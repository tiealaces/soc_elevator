==> flow/design.v <==
`timescale 1ns / 1ps
module spi_tx(
    input clk, reset,
    input [7:0] data_in, 
    input cs,            
    output reg scl,      
    output reg sda,      
    output reg valid     
    );
    parameter SCL_FREQ = 15_000_000;                     
    parameter integer SCL_PSC = 100_000_000 / SCL_FREQ;    
    reg [$clog2(SCL_PSC)-1 : 0] count;
    reg sda_sampling;
    always @(posedge clk, posedge reset) begin
        if(reset) begin
            scl = 0;
            count = 0;
            sda_sampling = 0;
        end
        else begin
            if(!cs) begin
                if(count < SCL_PSC - 1) begin
                    count = count + 1;
                    if(count < SCL_PSC / 2)
                        scl = 0;
                    else
                        scl = 1;
                    if(count == SCL_PSC / 4)
                        sda_sampling = 1;
                    else
                        sda_sampling = 0;
                end
                else begin
                    count = 0;
                    scl = 0;
                end
            end
        end
    end
    reg [2:0] index;
    reg waiting;
    always @(posedge clk, posedge reset) begin
        if(reset) begin
            sda = 0;
            index = 7;
            waiting = 0;
            valid = 0;
        end
        else if(valid)
            valid = 0;
        else begin
            if(!cs && sda_sampling) begin
                sda = data_in[index];
                if(index > 0)
                    index = index - 1;
                else begin
                    index = 7;
                    waiting = 1;
                end
            end
            if(waiting && count == 3 * SCL_PSC / 4) begin
                waiting = 0;
                valid = 1;
            end
        end
    end
endmodule
# Reports on spi_tx
# The steps from the RTL of spi_tx to its reports follow in flow order.
# Line numbers count from 1 in the design file above.
# Operators: Yosys type, input widths -> output width; for muxes data width and select width s.
# A cell with n/a has no value.
# design
design	spi_tx
clock	clk
lib	sky130hd
lib_corner	tt_025C_1v80

# Word-level counts
# Counts by Yosys on the flattened word-level netlist (proc, flatten, opt, wreduce; memories kept). Register bits leave out memories and registers merged into their read ports (data or address). Print and check cells are left out. Cells with the same type and inputs are merged into one.
# word_totals
register_bits	11
input_bits	11
elab_cells	33
out_inout_bits	3
# classes
shifts	1
cmp	3
n_mux	11
equal	2
logic	2
reduce_logical	5
addsub	2
# op_table
operator	n
$mux 1	9
$shiftx 8x3->1	1
$mux 3	2
$reduce_and 2->1	2
$add 3x1->3 const B	1
$sub 3x1->3 const B	1
$gt 3x1->1 const B	1
$eq 3x1->1 const B	1
$lt 3x2->1 const B	1
$lt 3x3->1 const B	1
$eq 3x3->1 const B	1
$logic_and 1x1->1	2
$not 1->1	2
$logic_not 1->1	1

# Longest topological paths
# Longest topological path by Yosys (ltp), each cell counted once; first at word level (registers and memories cut), then after technology mapping (sequential cells cut; the memories' decode and read muxes count).
# depth
depth_word	7
abc_area	0
mapped_depth	5
ltp_nobuf	5

# Mapped cells and area
# The flow's flattened synthesis, as Yosys stat reports it; memories are mapped. The netlist is that of the ABC_AREA named above (0 if unset); the other value can give another one.
# by_type
type	n	type_area_um2
sky130_fd_sc_hd__dfrtp_1	8	200.192
sky130_fd_sc_hd__dfstp_2	3	78.826
sky130_fd_sc_hd__mux2i_1	6	60.058
sky130_fd_sc_hd__ha_1	4	50.048
sky130_fd_sc_hd__inv_1	8	30.029
sky130_fd_sc_hd__o21ai_0	6	30.029
sky130_fd_sc_hd__a21oi_1	5	25.024
sky130_fd_sc_hd__mux4_2	1	22.522
sky130_fd_sc_hd__nor2_1	5	18.768
sky130_fd_sc_hd__nor3b_2	1	12.512
sky130_fd_sc_hd__buf_6	1	11.261
sky130_fd_sc_hd__mux2_2	1	11.261
sky130_fd_sc_hd__nand2_1	3	11.261
sky130_fd_sc_hd__nor3_1	2	10.01
sky130_fd_sc_hd__a41oi_1	1	8.758
sky130_fd_sc_hd__o41ai_1	1	8.758
sky130_fd_sc_hd__nor3b_1	1	7.507
sky130_fd_sc_hd__o21a_1	1	7.507
# Other cell types: 6; their cells: 6.
# synth_totals
n_buf	1
stdcells	64
sequential_area_mm2	0.000279
synth_area_mm2	0.0006419
ff_cells	11

# Timing after synthesis
# Path of least setup slack by OpenSTA after synthesis, without wires, with an ideal clock, recovery checks aside; 20% of the period is set as input and as output delay. Where synthesis merged equal registers, the netlist keeps one of their names.
# synth_path
path_type	reg2reg
from	register count[0]
to	register scl
n_path_buf	0
setup_time_ns	0.125
t_arrival_ns	1.205
required_time_ns	1.435
slack_ns	0.230
driving_pins	6
path_delay_ns	1.330
t_first_pin_ns	0.000
clock_period_ns	1.56
synth_period_reached_ns	1.33
# "path_delay_ns" is the arrival time less input delay plus setup time.
# "driving_pins" counts driving pins, that of a launching flip-flop among them; a cell with two outputs on the path counts twice.
# "synth_period_reached_ns" = period - worst setup slack (recovery checks aside). The figure is calculated, with input and output delays left at 20% of the set period.
# Between the ends stands the longest chain of elaborated cells between them, by number of cells; it is not shown to be the way that was timed. Of several equally long chains one is given.
# A line is the first line of the expression or statement that the cell stems from. Yosys adds cells for indexed reads and writes and turns some case tables into memories.
# At most two assigning lines are given for a register; there are more.
# synth_between
cell_sequence	sky130_fd_sc_hd__dfrtp_1 -> sky130_fd_sc_hd__inv_1 -> sky130_fd_sc_hd__ha_1 -> sky130_fd_sc_hd__nor2b_1 -> sky130_fd_sc_hd__o41ai_1 -> sky130_fd_sc_hd__mux2_2
elab_chain_len	4
cone_cells	5
cone_lines	3
cone_classes	1 x add/sub; 2 x compare; 2 x mux
# synth_rtl
item	line_no	text
start, declared	12	reg [$clog2(SCL_PSC)-1 : 0] count;
start, assigned	17	count = 0;
start, assigned	23	count = count + 1;
$add 3x1->3	23
$lt 3x2->1	24	if(count < SCL_PSC / 2)
$mux 1	24
$mux 1	22	if(count < SCL_PSC - 1) begin
end, assigned	25	scl = 0;
end, assigned	27	scl = 1;
end, declared	6	output reg scl,

# Path in the finished layout
# From the final timing report of flow run 2: the path of least setup slack in the routed layout; clock arrival at registers is part of the times.
# layout_path
path_type	reg2reg
from	register index[0]
to	register sda
slack_ns	-0.10
setup_time_ns	0.08
t_arrival_ns	1.55
required_time_ns	1.46
n_path_buf	0
t_first_pin_ns	0.24
driving_pins	4
clock_period_ns	1.3
# Between the ends stands the longest chain of elaborated cells between them, by number of cells; it is not shown to be the way that was timed. Of several equally long chains one is given.
# At most two assigning lines are given for a register; there are more.
# layout_between
cell_sequence	sky130_fd_sc_hd__dfstp_2 -> sky130_fd_sc_hd__mux2i_1 -> sky130_fd_sc_hd__mux4_2 -> sky130_fd_sc_hd__mux2i_1
elab_chain_len	1
cone_cells	1
cone_lines	1
cone_classes	1 x shift
# layout_rtl
item	line_no	text
start, declared	40	reg [2:0] index;
start, assigned	45	index = 7;
start, assigned	55	index = index - 1;
$shiftx 8x3->1	53	sda = data_in[index];
end, assigned	44	sda = 0;
end, assigned	53
end, declared	7	output reg sda,

# Module spi_tx, platform sky130hd: 2 stored runs of the flow (Yosys, OpenROAD) with differing settings, in no particular order. Input and output delays are each 20% of the period that was set; the output load is 0.01 pF.
# Among the settings, - means not set for that run.
# Among the results, - means that no value is shown for the run.
run name	period_ns	CORE_UTILIZATION	PLACE_DENSITY_LB_ADDON	CORE_MARGIN	CELL_PAD_IN_SITES_GLOBAL_PLACEMENT	CELL_PAD_IN_SITES_DETAIL_PLACEMENT	ABC_AREA	GPL_TIMING_DRIVEN	GPL_ROUTABILITY_DRIVEN	CAP_MARGIN	SLEW_MARGIN	SETUP_SLACK_MARGIN	CORE_ASPECT_RATIO	CTS_CLUSTER_DIAMETER	MAX_ROUTING_LAYER	utilization_frac	synth_area_mm2	tns_setup_ns	layout_stdcell_area_mm2	setup_ws_ns	total_die_area_mm2
flow run 1	1.47	60	0.13	5	1	2	1	0	0	20	20	-	-	-	-	-	-	-	-	-	-
flow run 2	1.3	23	0.11	2	-	-	-	-	0	25	20	0.11	1.53	22	met4	0.397	0.0006419	-0.303	0.0010498	-0.097	0.0032391
# Flow run 1: no final report: placement broke off with FLW-0024
